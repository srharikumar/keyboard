==> flow/design.v <==
module KeyboardScanner(
  input clk,
  input rst,
  input [3:0] Row,  
  output reg [3:0] ColOut,  
  output reg [3:0] KeyData,  
  output reg KeyReady  
);
  parameter IDLE = 3'b000;
  parameter SCAN_1 = 3'b001;
  parameter SCAN_2 = 3'b010;
  parameter SCAN_3 = 3'b011;
  parameter SCAN_4 = 3'b100;
  parameter DEBOUNCE = 3'b101;
  parameter OUTPUT = 3'b110;
  reg [2:0] State, NextState;
  reg [2:0] DebounceCounter;
  reg [3:0] Key;  
  always @(posedge clk, negedge rst) begin
    if (rst == 0) begin
      State <= IDLE;
      ColOut <= 4'b1111;  
      DebounceCounter <= 0;
      KeyData <= 4'bxxxx;
      KeyReady <= 0;
    end 
    else begin
      State <= NextState;
      case (State)
        IDLE: begin
                ColOut <= 4'b0111;  
                NextState <= SCAN_1;
              end
        SCAN_1: begin
                        if (Row == 4'b0111) begin
                            Key <= Row;  
                            NextState <= DEBOUNCE; 
                        end
                        else if(Row == 4'b1011) begin
                            Key <= Row;  
                            NextState <= DEBOUNCE; 		 
                        end
                        else if(Row == 4'b1101) begin
                            Key <= Row;  
                            NextState <= DEBOUNCE ;		 
                        end
                        else if(Row == 4'b1110) begin
                            Key <= Row;  
                            NextState <= DEBOUNCE	;	 
                        end
                        else begin
                            ColOut <= 4'b1011;  
                            NextState <= SCAN_2;
                        end
               end
        SCAN_2: begin
                        if (Row == 4'b0111) begin
                            Key <= Row;  
                            NextState <= DEBOUNCE; 
                        end
                        else if(Row == 4'b1011) begin
                            Key <= Row;  
                            NextState <= DEBOUNCE; 		 
                        end
                        else if(Row == 4'b1101) begin
                            Key <= Row;  
                            NextState <= DEBOUNCE ;		 
                        end
                        else if(Row == 4'b1110) begin
                            Key <= Row;  
                            NextState <= DEBOUNCE	;	 
                        end
                        else begin
                            ColOut <= 4'b1101;  
                            NextState <= SCAN_3;
                         end
                end
        SCAN_3: begin
                        if (Row == 4'b0111) begin
                            Key <= Row;  
                            NextState <= DEBOUNCE; 
                        end
                        else if(Row == 4'b1011) begin
                            Key <= Row;  
                            NextState <= DEBOUNCE; 		 
                        end
                        else if(Row == 4'b1101) begin
                            Key <= Row;  
                            NextState <= DEBOUNCE ;		 
                        end
                        else if(Row == 4'b1110) begin
                            Key <= Row;  
                            NextState <= DEBOUNCE	;	 
                        end
                        else begin
                            ColOut <= 4'b1101;  
                            NextState <= SCAN_4;
                          end
                end
        SCAN_4: begin
                        if (Row == 4'b0111) begin
                            Key <= Row;  
                            NextState <= DEBOUNCE; 
                        end
                        else if(Row == 4'b1011) begin
                            Key <= Row;  
                            NextState <= DEBOUNCE; 		 
                        end
                        else if(Row == 4'b1101) begin
                            Key <= Row;  
                            NextState <= DEBOUNCE ;		 
                        end
                        else if(Row == 4'b1110) begin
                            Key <= Row;  
                            NextState <= DEBOUNCE	;	 
                        end
                        else begin
                            ColOut <= 4'b1111;  
                            NextState <= IDLE;
                          end
                  end
        DEBOUNCE: begin
                      DebounceCounter <= DebounceCounter + 1;
                      if (DebounceCounter == 3'd7) begin  
                        KeyData <= Key;  
                        KeyReady <= 1;
                        NextState <= OUTPUT;
                      end 
                      else begin
                        NextState <= DEBOUNCE;
                      end
                   end
        OUTPUT: begin
                      if (Row == Key) begin  
                        KeyReady <= 0;
                        NextState <= IDLE;
                        DebounceCounter <= 0;
                      end else begin
                        NextState <= OUTPUT;
                      end
                 end
      endcase
    end
  end
endmodule
* Step by step through the tools: KeyboardScanner
What the tools print for KeyboardScanner, step after step.
Line numbers count from 1 in the design file above.
Not given: -
- Top module :: KeyboardScanner
- Clock :: clk
- Standard-cell library :: sky130hd
- Library corner :: tt_025C_1v80

* Word-level counts
Source: Yosys, flattened and elaborated, memories not mapped. Widths are those after wreduce. Registers that Yosys merges into a memory's read port (data or address) are not register bits. Print and check cells do not count.
- Output and inout port bits :: 9
- Register bits after elaboration :: 22
- Reductions and logical operators :: 13
- Eq/ne operators :: 27
- Add/subtract/negate cells :: 1
- Multiplexer cells :: 42
** Operator list (count)
- 4-bit two-way mux :: 17
- 3-bit two-way mux :: 14
- 2-bit inequality test (second input constant) :: 14
- 3-bit parallel mux with 7-bit select :: 1
- 4-bit parallel mux with 4-bit select :: 1
- 13-bit AND reduction :: 1
- 3-bit == test (second input constant) :: 4
- 4-bit == test (second input constant) :: 3
- 7-bit nonzero test :: 1
- 2-bit AND reduction :: 3
- 3-bit by 2-bit == test with 1-bit output (second input constant) :: 2
- 3-bit AND reduction :: 2
- 3-bit parallel mux with 2-bit select :: 1
- 1-bit two-way mux :: 6
- 5-bit by 1-bit inequality test with 1-bit output (second input constant) :: 1
- 5-bit nonzero test :: 1
- 4-bit by 3-bit == test with 1-bit output (second input constant) :: 1
- 4-bit == test :: 1
- 4-bit nonzero test :: 1
- 4-bit OR reduction :: 1
- 3-bit by 1-bit adder with 3-bit output (second input constant) :: 1
- 3-bit by 1-bit == test with 1-bit output (second input constant) :: 1
- 3-bit zero test :: 1
- 2-bit nonzero test :: 1
- 2-bit OR reduction :: 1
- 1-bit parallel mux with 2-bit select :: 1
- 2-bit two-way mux :: 1

* Longest topological paths
Depth = most cells in a row (Yosys ltp): at word level without a register or memory, in the mapped netlist without a sequential cell, where the memories' decode and read muxes count.
- Word-level depth :: 6
- ABC_AREA :: 1
- Gate-level depth with buffers :: 9
- Gate-level depth less buffers :: 9

* Synthesis result
Source: synth_stat.txt of the flow (Yosys; design flattened, memories mapped). It holds for the ABC_AREA given above (unset counts as 0); a run with the other value may have another netlist.
The area totals of this step are shown rounded.
- Mapped flip-flops :: 21
- Buffer cells :: 3
- Synthesis area :: 1100 um2
- Cell count :: 124
** Cell types
- sky130_fd_sc_hd__dfrtp_1 :: count 11, area in all 275.264 um2
- sky130_fd_sc_hd__edfxtp_1 :: count 7, area in all 210.202 um2
- sky130_fd_sc_hd__nand2_1 :: count 36, area in all 135.13 um2
- sky130_fd_sc_hd__dfstp_2 :: count 3, area in all 78.826 um2
- sky130_fd_sc_hd__inv_1 :: count 16, area in all 60.058 um2
- sky130_fd_sc_hd__o21ai_0 :: count 10, area in all 50.048 um2
- sky130_fd_sc_hd__nand3_1 :: count 8, area in all 40.038 um2
- sky130_fd_sc_hd__ha_1 :: count 2, area in all 25.024 um2
- sky130_fd_sc_hd__nand2_2 :: count 4, area in all 25.024 um2
- sky130_fd_sc_hd__buf_6 :: count 2, area in all 22.522 um2
- sky130_fd_sc_hd__a21oi_1 :: count 4, area in all 20.019 um2
- sky130_fd_sc_hd__nor2_1 :: count 5, area in all 18.768 um2
- sky130_fd_sc_hd__nand4_2 :: count 1, area in all 12.512 um2
- sky130_fd_sc_hd__inv_2 :: count 3, area in all 11.261 um2
- sky130_fd_sc_hd__nor2_4 :: count 1, area in all 11.261 um2
- sky130_fd_sc_hd__nand3_2 :: count 1, area in all 10.01 um2
- sky130_fd_sc_hd__o21ai_1 :: count 2, area in all 10.01 um2
- sky130_fd_sc_hd__o21ai_2 :: count 1, area in all 8.758 um2
Not listed: further types 7, cells in them 7.

* Worst setup path after synthesis
Path of least setup slack by OpenSTA after synthesis, without wires, with an ideal clock, recovery checks aside; 20% of the period is set as input and as output delay. Where synthesis merged equal registers, the netlist keeps one of their names.
- Path kind :: register to register
- Start point :: register State[2]
- End point :: register Key[0]
- Setup time :: 0.367 ns
- Setup slack :: -0.076 ns
- Time at the first pin :: 0.000 ns
- Arrival :: 1.160 ns
- Delay of the path :: 1.527 ns
- Clock period :: 1.45 ns
- Required time :: 1.083 ns
- Driving pins on the path :: 7
- Period reached after synthesis :: 1.526 ns
"delay of the path" = arrival - input delay + setup time.
"driving pins on the path" counts driving pins, that of a launching flip-flop among them; a cell with two outputs on the path counts twice.
"period reached after synthesis" = period - worst setup slack (recovery checks aside). The figure is calculated, with input and output delays left at 20% of the set period.
The rows between start and end are the longest chain of elaborated cells between them; the timing report does not say that the signal goes this way. Where chains are equally long, one stands for them.
A line is the first line of the expression or statement that the cell stems from. Yosys adds cells for indexed reads and writes and turns some case tables into memories.
A register here has more assigning lines than the two given.
Only ways into the end's enable, where the timed path ends, are counted here.
- Cells stage by stage :: sky130_fd_sc_hd__dfrtp_1 -> sky130_fd_sc_hd__buf_6 -> sky130_fd_sc_hd__inv_2 -> sky130_fd_sc_hd__nand3_2 -> sky130_fd_sc_hd__nand2_2 -> sky130_fd_sc_hd__nor2_1 -> sky130_fd_sc_hd__nor3b_1
- Length of the longest elaborated chain :: 4
- Elaborated cells between the ends (all ways) :: 8
- Those cells by class :: eq/ne: 5; reduce/logical: 3
** Ends and longest elaborated chain, post-synthesis
- start: declaration :: line 16 : reg [2:0] State, NextState;
- start: assignment :: line 21 : State <= IDLE;
- start: assignment :: line 28 : State <= NextState;
- 3-bit == test :: line 29 : case (State)
- 4-bit OR reduction
- 5-bit by 1-bit inequality test with 1-bit output
- 3-bit AND reduction
- end: assignment :: line 36 : Key <= Row;
- end: assignment :: line 40 : Key <= Row;
- end: declaration :: line 18 : reg [3:0] Key;

* Path in the finished layout
Path of least setup slack in the final report of stored run 1 (OpenROAD, finished layout, wires in). Where an end is a register, its clock arrival counts in the times.
- Path kind :: input to register
- Start point :: input Row[3]
- End point :: register Key[0]
- Setup slack :: 0.73 ns
- Input delay :: 0.46 ns
- Time at the first pin :: 0.46 ns
- Clock period :: 2.32 ns
- Arrival :: 1.63 ns
- Required time :: 2.36 ns
- Setup time :: 0.26 ns
- Driving pins on the path :: 8
The rows between start and end are the longest chain of elaborated cells between them; the timing report does not say that the signal goes this way. Where chains are equally long, one stands for them.
A register here has more assigning lines than the two given.
Only ways into the end's enable, where the timed path ends, are counted here.
- Cells stage by stage :: sky130_fd_sc_hd__clkdlybuf4s50_1 -> sky130_fd_sc_hd__inv_1 -> sky130_fd_sc_hd__nand2_1 -> sky130_fd_sc_hd__nand2_1 -> sky130_fd_sc_hd__o21ai_1 -> sky130_fd_sc_hd__o21ai_2 -> sky130_fd_sc_hd__nor3b_2 -> sky130_fd_sc_hd__buf_4
- Length of the longest elaborated chain :: 3
- Elaborated cells between the ends (all ways) :: 6
- Those cells by class :: eq/ne: 5; reduce/logical: 1
** Ends and longest elaborated chain, after layout
- start: declaration :: line 4 : input [3:0] Row,
- 4-bit by 3-bit == test with 1-bit output :: line 101 : if (Row == 4'b0111) begin
- 5-bit by 1-bit inequality test with 1-bit output
- 3-bit AND reduction
- end: assignment :: line 102 : Key <= Row;
- end: assignment :: line 106 : Key <= Row;
- end: declaration :: line 18 : reg [3:0] Key;

# Flow runs of KeyboardScanner

KeyboardScanner through Yosys and OpenROAD on sky130hd: 2 stored runs, unordered, with their settings and measured results. The constraints put input and output delay at 20% of the set period each and load the outputs with 0.01 pF.
"period achieved" means the clock period less the worst setup slack. The figure is calculated, with input and output delays left at 20% of the set period.
"allowed time less slack (worst setup path)" means the part of the period allowed to the worst setup path (the constraints hold back 20% at inputs and 20% at outputs) less its slack; where the path has registers, the arrival times of their clocks count too.
"power consumption": no workload was simulated; the value follows from the tool's default switching activity.
Results are given in rounded form.

* Stored run 1
** Files
==> flow/run.sh <==
#!/bin/bash
# the make line also repeats the synthesis and layout settings of config.mk as NAME=value (left out here)
make -C /OpenROAD-flow-scripts/flow DESIGN_CONFIG=/design/flow/config.mk WORK_HOME=/design/flow/orfs CLKGATE_MAP_FILE= finish
==> flow/config.mk <==
export PLATFORM = sky130hd
export DESIGN_NAME = KeyboardScanner
export DESIGN_NICKNAME = KeyboardScanner
export VERILOG_FILES = /design/flow/design.v
export SDC_FILE = /design/flow/constraint.sdc
export NUM_CORES = 4
export LEC_CHECK = 0
export ABC_AREA = 1
export CAP_MARGIN = 20
export CELL_PAD_IN_SITES_GLOBAL_PLACEMENT = 1
export CORE_MARGIN = 2
export CORE_UTILIZATION = 31
export CTS_CLUSTER_DIAMETER = 287
export CTS_CLUSTER_SIZE = 67
export GPL_TIMING_DRIVEN = 1
export MAX_ROUTING_LAYER = met4
export PLACE_DENSITY = 0.55
export SETUP_SLACK_MARGIN = 0.64
export SLEW_MARGIN = 20
==> flow/constraint.sdc <==
create_clock -name core_clock -period 2.32 [get_ports {clk}]
set_input_delay 0.4640 -clock core_clock [delete_from_list [all_inputs] [get_ports {clk}]]
set_output_delay 0.4640 -clock core_clock [all_outputs]
set_load 0.01 [all_outputs]
** Results
- Setup TNS :: 0.000 ns
- Setup slack of the worst path :: 0.73 ns
- Power consumption :: 1400 uW
- Period achieved :: 1.590 ns
- Std-cell area (final layout) :: 1300 um2
- Area of the die :: 3900 um2
- Chip area in the Yosys report :: 1100 um2
- Final design utilization :: 39%
- Smallest hold slack :: 0.36 ns
- Allowed time less slack (worst setup path) :: 1.13 ns
- Critical path type :: input to register

* Stored run 2
** Files
==> flow/run.sh <==
#!/bin/bash
# the make line also repeats the synthesis and layout settings of config.mk as NAME=value (left out here)
make -C /OpenROAD-flow-scripts/flow DESIGN_CONFIG=/design/flow/config.mk WORK_HOME=/design/flow/orfs CLKGATE_MAP_FILE= finish
==> flow/config.mk <==
export PLATFORM = sky130hd
export DESIGN_NAME = KeyboardScanner
export DESIGN_NICKNAME = KeyboardScanner
export VERILOG_FILES = /design/flow/design.v
export SDC_FILE = /design/flow/constraint.sdc
export NUM_CORES = 4
export LEC_CHECK = 0
export ABC_AREA = 0
export CAP_MARGIN = 20
export CELL_PAD_IN_SITES_GLOBAL_PLACEMENT = 3
export CORE_MARGIN = 7
export CORE_UTILIZATION = 59
export HOLD_SLACK_MARGIN = 0.09
export PLACE_DENSITY = 0.38
export SETUP_SLACK_MARGIN = 0.37
export SLEW_MARGIN = 20
==> flow/constraint.sdc <==
create_clock -name core_clock -period 1.69 [get_ports {clk}]
set_input_delay 0.3380 -clock core_clock [delete_from_list [all_inputs] [get_ports {clk}]]
set_output_delay 0.3380 -clock core_clock [all_outputs]
set_load 0.01 [all_outputs]
** Results
No results, placement failed with GPL-0301.
