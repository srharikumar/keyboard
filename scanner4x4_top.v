==> flow/design.v <==
`timescale 1ns / 1ps
  module Binary_To_7Segment 
  (
   input       clk,
   input [3:0] i_Binary_Num,
   output   reg [7:0] r_Hex_Encoding
   );
  always @(posedge clk)
    begin
      case (i_Binary_Num)
        4'b0000 : r_Hex_Encoding = 8'b00000011; 
        4'b0001 : r_Hex_Encoding = 8'b11110011; 
        4'b0010 : r_Hex_Encoding = 8'b00100101; 
        4'b0011 : r_Hex_Encoding = 8'b00001101; 
        4'b0100 : r_Hex_Encoding = 8'b10011001; 
        4'b0101 : r_Hex_Encoding = 8'b01001001; 
        4'b0110 : r_Hex_Encoding = 8'b01000001; 
        4'b0111 : r_Hex_Encoding = 8'b00011101; 
        4'b1000 : r_Hex_Encoding = 8'b00000001; 
        4'b1001 : r_Hex_Encoding = 8'b00001001; 
        4'b1010 : r_Hex_Encoding = 8'b00010001; 
        4'b1011 : r_Hex_Encoding = 8'b11000001; 
        4'b1100 : r_Hex_Encoding = 8'b01100011; 
        4'b1101 : r_Hex_Encoding = 8'b10000101; 
        4'b1110 : r_Hex_Encoding = 8'b01100001; 
        4'b1111 : r_Hex_Encoding = 8'b01110001; 
        default: r_Hex_Encoding = 8'b11111111;
      endcase
    end 
endmodule
module Debounce_4_Bit #(parameter DEBOUNCE_LIMIT = 250000)
  (input  i_Clk,
   input  [3:0] i_Switch,
   output [3:0] o_Switch
  );
  integer i;
  reg [$clog2(DEBOUNCE_LIMIT)-1:0] r_Count [3:0];  
  reg [3:0] r_State;  
  always @(posedge i_Clk) begin
    for (i = 0; i < 4; i = i + 1) begin
      if (i_Switch[i] != r_State[i] && r_Count[i] < DEBOUNCE_LIMIT) begin
        r_Count[i] <= r_Count[i] + 1;
      end 
      else if (r_Count[i] == DEBOUNCE_LIMIT) begin
        r_State[i] <= i_Switch[i];
        r_Count[i] <= 0;
      end 
      else begin
        r_Count[i] <= 0;
      end
    end
  end
  assign o_Switch = r_State;
endmodule
module Decoder(
    clk,
    Row,
    Col,
    DecodeOut
    );
    input clk;						 
    input [3:0] Row;				 
    output reg [3:0] Col;			 
    output reg [3:0] DecodeOut;	     
	reg [19:0] sclk;
	always @(posedge clk) begin
			  if (sclk == 20'b00011_00001_10101_00000) begin
				Col <= 4'b0111;
				sclk <= sclk + 1'b1;
			end
			else if(sclk == 20'b00011_00001_10101_01000) begin
				if (Row == 4'b0111) begin
					DecodeOut <= 4'b0001;		 
				end
				else if(Row == 4'b1011) begin
					DecodeOut <= 4'b0100; 		 
				end
				else if(Row == 4'b1101) begin
					DecodeOut <= 4'b0111; 		 
				end
				else if(Row == 4'b1110) begin
					DecodeOut <= 4'b0000; 		 
				end
				sclk <= sclk + 1'b1;
			end
			else if(sclk == 20'b00110_00011_01010_00000) begin
				Col<= 4'b1011;
				sclk <= sclk + 1'b1;
			end
			else if(sclk == 20'b00110_00011_01010_01000) begin
				if (Row == 4'b0111) begin
					DecodeOut <= 4'b0010; 		 
				end
				else if(Row == 4'b1011) begin
					DecodeOut <= 4'b0101; 		 
				end
				else if(Row == 4'b1101) begin
					DecodeOut <= 4'b1000; 		 
				end
				else if(Row == 4'b1110) begin
					DecodeOut <= 4'b1111; 		 
				end
				sclk <= sclk + 1'b1;
			end
			else if(sclk == 20'b01001_00100_11111_00000) begin
				Col<= 4'b1101;
				sclk <= sclk + 1'b1;
			end
			else if(sclk == 20'b01001_00100_11111_01000) begin
				if(Row == 4'b0111) begin
					DecodeOut <= 4'b0011; 		 
				end
				else if(Row == 4'b1011) begin
					DecodeOut <= 4'b0110; 		 
				end
				else if(Row == 4'b1101) begin
					DecodeOut <= 4'b1001; 		 
				end
				else if(Row == 4'b1110) begin
					DecodeOut <= 4'b1110; 		 
				end
				sclk <= sclk + 1'b1;
			end
			else if(sclk == 20'b01100_00110_10100_00000) begin
				Col<= 4'b1110;
				sclk <= sclk + 1'b1;
			end
			else if(sclk == 20'b01100_00110_10100_01000) begin
				if(Row == 4'b0111) begin
					DecodeOut <= 4'b1010;  
				end
				else if(Row == 4'b1011) begin
					DecodeOut <= 4'b1011;  
				end
				else if(Row == 4'b1101) begin
					DecodeOut <= 4'b1100;  
				end
				else if(Row == 4'b1110) begin
					DecodeOut <= 4'b1101;  
				end
				sclk <= 20'b00000_00000_00000_00000;
			end
			else begin
				sclk <= sclk + 1'b1;
			end
end
endmodule
`timescale 1ns / 1ps
module scanner4x4_top(
    input  wire clk,
    input  wire  [3:0] Row,
    output wire [3:0] Col,
    output wire [7:0] SSEGAN,
    output wire [7:0] r_Hex_Encoding );
   wire [3:0] o_Switch;
   wire [3:0] DecodeOut;
   wire [3:0] i_Binary_Num;
    assign SSEGAN = 8'b0111_1111; 
    Decoder d1 (.clk(clk), .Row(Row), .Col(Col), .DecodeOut(DecodeOut));
     Debounce_4_Bit d2 (.i_Clk(clk), . i_Switch(DecodeOut), .o_Switch(i_Binary_Num));
    Binary_To_7Segment b1 (.clk(clk), .i_Binary_Num(i_Binary_Num), .r_Hex_Encoding(r_Hex_Encoding));
endmodule
## Reports on scanner4x4_top

The steps from the RTL of scanner4x4_top to its reports follow in flow order.
Lines are those of the file above, counted from 1.
Not given: --

| set-up | value |
|---|---|
| top module | scanner4x4_top |
| clock input | clk |
| library | sky130hd |
| corner | tt_025C_1v80 |

## Word-level counts

Source: Yosys, flattened and elaborated. Widths are those after wreduce. Registers that Yosys merges into a memory's read port (data or address) are not register bits. Print and check cells do not count. Equal cells are merged and count once.
Memory sizes are those after Yosys's memory passes, which may raise the word count (mostly to a power of two), join words into wider ones and drop unused or constant bits.

| bit counts | value |
|---|---|
| memory cells | 1 |
| bits of input ports | 5 |
| bits in latches | 0 |
| bits in read-only memories | 112 |
| register bits after elaboration | 112 |
| RAM bits | 0 |
| word width x clocked read ports | 7 |

| cells by class | value |
|---|---|
| shifts and indexed selects | 0 |
| divide/modulo/power cells | 0 |
| reduce/logical cells | 13 |
| bitwise gates (word level) | 6 |
| order comparisons | 4 |
| add/sub/neg operators | 5 |
| muxes and demuxes | 36 |
| eq/ne operators | 25 |
| multipliers | 0 |

Memory list:

| memory | depth | bits a word | rd ports | write ports | RTL line | text |
|---|---|---|---|---|---|---|
| (name not given) | 16 | 7 | 1 | 0 | 10 | `case (i_Binary_Num)` |

Operators by type and width:

| cell | number |
|---|---|
| 20-bit 2-to-1 mux | 8 |
| 4-bit 2-to-1 mux | 28 |
| 20-bit by 19-bit == test with 1-bit output with constant B | 4 |
| 18-bit by 1-bit adder with 18-bit output with constant B | 4 |
| 18-bit < comparator with constant B | 4 |
| 18-bit == test with constant B | 4 |
| 20-bit by 17-bit == test with 1-bit output with constant B | 2 |
| 20-bit by 18-bit == test with 1-bit output with constant B | 2 |
| 20-bit by 1-bit adder with 20-bit output with constant B | 1 |
| 4-bit == test with constant B | 3 |
| 2-bit AND reduction | 4 |
| 4-bit nonzero test | 2 |
| 1-bit NOT | 6 |
| 3-bit by 1-bit inequality test with 1-bit output with constant B | 2 |
| 6-bit AND reduction | 1 |
| 1-bit inequality test | 4 |
| 1-bit logical AND | 4 |
| 2-bit by 1-bit inequality test with 1-bit output with constant B | 2 |
| 4-bit by 1-bit inequality test with 1-bit output with constant B | 1 |
| 4-bit by 3-bit == test with 1-bit output with constant B | 1 |
| 4-bit AND reduction | 1 |
| 3-bit nonzero test | 1 |

## Longest topological paths

Longest topological path by Yosys (ltp), each cell counted once; first at word level (registers and memories cut), then after technology mapping (sequential cells cut; the memories' decode and read muxes count).

| logic depth | value |
|---|---|
| depth after elaboration | 12 |
| ABC_AREA | 0 |
| depth in mapped cells | 8 |
| mapped depth without buffers | 7 |

## After synthesis

Source: synth_stat.txt of the flow (Yosys; design flattened, memories mapped). It holds for the ABC_AREA given above (unset counts as 0); a run with the other value may have another netlist.

Cells by type:

| type | number |
|---|---|
| sky130_fd_sc_hd__dfxtp_1 | 103 |
| sky130_fd_sc_hd__nor2_1 | 116 |
| sky130_fd_sc_hd__xnor2_1 | 44 |
| sky130_fd_sc_hd__xor2_1 | 39 |
| sky130_fd_sc_hd__edfxtp_1 | 8 |
| sky130_fd_sc_hd__nand3_1 | 38 |
| sky130_fd_sc_hd__ha_1 | 14 |
| sky130_fd_sc_hd__nand2_1 | 43 |
| sky130_fd_sc_hd__nand4_1 | 24 |
| sky130_fd_sc_hd__inv_1 | 28 |
| sky130_fd_sc_hd__and3_1 | 14 |
| sky130_fd_sc_hd__nor4_1 | 14 |
| sky130_fd_sc_hd__nor3_1 | 17 |
| sky130_fd_sc_hd__buf_4 | 11 |
| sky130_fd_sc_hd__and4_1 | 9 |
| sky130_fd_sc_hd__clkbuf_1 | 16 |
| sky130_fd_sc_hd__o31ai_1 | 8 |
| sky130_fd_sc_hd__nand4b_1 | 5 |

Not listed: further types 35, cells in them 65.

| mapped netlist | value |
|---|---|
| mapped area | 5317.6 um^2 |
| mapped flip-flops | 111 |
| standard cells after synthesis | 616 |
| area of sequential cells | 2302.2 um^2 |

The figures by module come from a second, unflattened synthesis with its own total; it is not the netlist above.

| second synthesis, totals | value |
|---|---|
| cell total of the unflattened synthesis | 612 |
| area (unflattened synthesis) | 5465.2 um^2 |

Rows give one instance, submodules left out.

Modules:

| module | times used | cells | area (um^2) |
|---|---|---|---|
| Debounce_4_Bit | 1 | 406 | 3534.6 |
| Decoder | 1 | 155 | 1462.7 |
| Binary_To_7Segment | 1 | 41 | 400.4 |
| scanner4x4_top | 1 | 10 | 67.6 |

## Worst setup path after synthesis

OpenSTA on the mapped netlist: ideal clock, no wires. The path of least setup slack (recovery checks aside). Input and output delay are each 20% of the period. Register names are those of the netlist, which keeps one name where synthesis merged equal registers.

| timing path after synthesis | value |
|---|---|
| path kind | register to register |
| start point | register d1.sclk[4] |
| end point | register d1.DecodeOut[0] |
| stages | 6 |
| delay of the path | 2.328 ns |
| slack | 0.752 ns |
| required time | 2.733 ns |
| arrival time | 1.981 ns |
| period | 3.08 ns |
| synthesis period reached | 2.328 ns |

"delay of the path" is the arrival time less input delay plus setup time.
"stages" counts driving pins, that of a launching flip-flop among them; a cell with two outputs on the path counts twice.
"synthesis period reached" = period - worst setup slack (recovery checks aside). The figure is calculated, with input and output delays left at 20% of the set period.
Between the ends stands the longest chain of elaborated cells between them, by number of cells; it is not shown to be the way that was timed. Of several equally long chains one is given.
Each line given opens the expression or statement behind the cell; cells for indexed reads and writes are added by Yosys, which also makes memories of some case tables.
A register here has more assigning lines than the two given.
Only ways into the end's enable, where the timed path ends, are counted here.

| between the ends, after synthesis | value |
|---|---|
| path through | sky130_fd_sc_hd__dfxtp_1 sky130_fd_sc_hd__or4b_1 sky130_fd_sc_hd__or2_2 sky130_fd_sc_hd__o32a_1 sky130_fd_sc_hd__nand2b_1 sky130_fd_sc_hd__a22oi_1 |
| length of the longest elaborated chain | 3 |
| elaborated cells between the ends (all ways) | 14 |

RTL lines, path after synthesis:

| what | RTL line | text |
|---|---|---|
| from (decl) | 65 | `reg [19:0] sclk;` |
| from (assign) | 69 | `sclk <= sclk + 1'b1;` |
| from (assign) | 84 | `sclk <= sclk + 1'b1;` |
| 20-bit by 17-bit == test with 1-bit output | 67 | `if (sclk == 20'b00011_00001_10101_00000) begin` |
| 1-bit NOT | -- |  |
| 6-bit AND reduction | -- |  |
| to (assign) | 73 | `DecodeOut <= 4'b0001;` |
| to (assign) | 76 | `DecodeOut <= 4'b0100;` |
| to (decl) | 64 | `output reg [3:0] DecodeOut;` |

## Path in the finished layout

From the final timing report of entry A: the path of least setup slack in the routed layout; clock arrival at registers is part of the times.

| timing path after layout | value |
|---|---|
| path kind | register to register |
| start point | register d1.sclk[11] |
| end point | register d1.DecodeOut[0] |
| period | 2.68 ns |
| slack | 0.16 ns |
| required time | 2.70 ns |
| stages | 6 |
| arrival time | 2.54 ns |

Between the ends stands the longest chain of elaborated cells between them, by number of cells; it is not shown to be the way that was timed. Of several equally long chains one is given.
A register here has more assigning lines than the two given.
Only ways into the end's enable, where the timed path ends, are counted here.

| between the ends, after layout | value |
|---|---|
| path through | sky130_fd_sc_hd__dfxtp_1 sky130_fd_sc_hd__or4b_1 sky130_fd_sc_hd__or2_2 sky130_fd_sc_hd__o32a_1 sky130_fd_sc_hd__nand2b_1 sky130_fd_sc_hd__a22oi_1 |
| length of the longest elaborated chain | 3 |
| elaborated cells between the ends (all ways) | 14 |

RTL lines, path after layout:

| what | RTL line | text |
|---|---|---|
| from (decl) | 65 | `reg [19:0] sclk;` |
| from (assign) | 69 | `sclk <= sclk + 1'b1;` |
| from (assign) | 84 | `sclk <= sclk + 1'b1;` |
| 20-bit by 17-bit == test with 1-bit output | 67 | `if (sclk == 20'b00011_00001_10101_00000) begin` |
| 1-bit NOT | -- |  |
| 6-bit AND reduction | -- |  |
| to (assign) | 73 | `DecodeOut <= 4'b0001;` |
| to (assign) | 76 | `DecodeOut <= 4'b0100;` |
| to (decl) | 64 | `output reg [3:0] DecodeOut;` |

Ticket comment

scanner4x4_top through Yosys and OpenROAD on sky130hd: 2 stored runs, unordered, with their settings and measured results. The constraints put input and output delay at 20% of the set period each and load the outputs with 0.01 pF.
"clock period achieved": clock period set for the run, less the worst setup slack. It is reckoned from that one timing run; input and output delays stay at 20% of the period that was set.
"worst path time" = time allowed to the worst setup path (clock period - input delay - output delay, where it has them) - its slack; a late launch clock adds to it, a late capture clock takes from it.
"total power after layout" rests on the timing tool's default activity at the inputs, not on a simulated workload.
Among the settings, -- means not set for that run.
Results: -- = not shown.

| stored run | period_ns | CORE_UTILIZATION | CAP_MARGIN | CORE_MARGIN | SLEW_MARGIN | PLACE_DENSITY | HOLD_SLACK_MARGIN | CELL_PAD_IN_SITES_GLOBAL_PLACEMENT | TNS_END_PERCENT | ABC_AREA | MAX_ROUTING_LAYER | chip area in the Yosys report (um^2) | total negative slack on setup checks (ns) | worst setup slack after layout (ns) | die size (um^2) | worst path time (ns) | type of the worst setup path | utilization of the finished layout (%) | area of the standard cells in the finished layout (um^2) | clock period achieved (ns) | total power after layout (W) | final worst hold slack (ns) |
|---|---|---|---|---|---|---|---|---|---|---|---|---|---|---|---|---|---|---|---|---|---|---|
| entry A | 2.68 | 68 | 20 | 2 | 20 | -- | -- | -- | -- | -- | -- | 5317.6 | 0.000 | 0.164 | 8543.3 | 2.52 | register to register | 74.8 | 5721.7 | 2.516 | 0.002737 | 0.469 |
| entry B | 3.24 | 53 | 35 | 3 | 40 | 0.82 | 0.21 | 2 | 50 | 0 | met5 | -- | -- | -- | -- | -- | -- | -- | -- | -- | -- | -- |

Entry B: no results, placement failed with GPL-0301
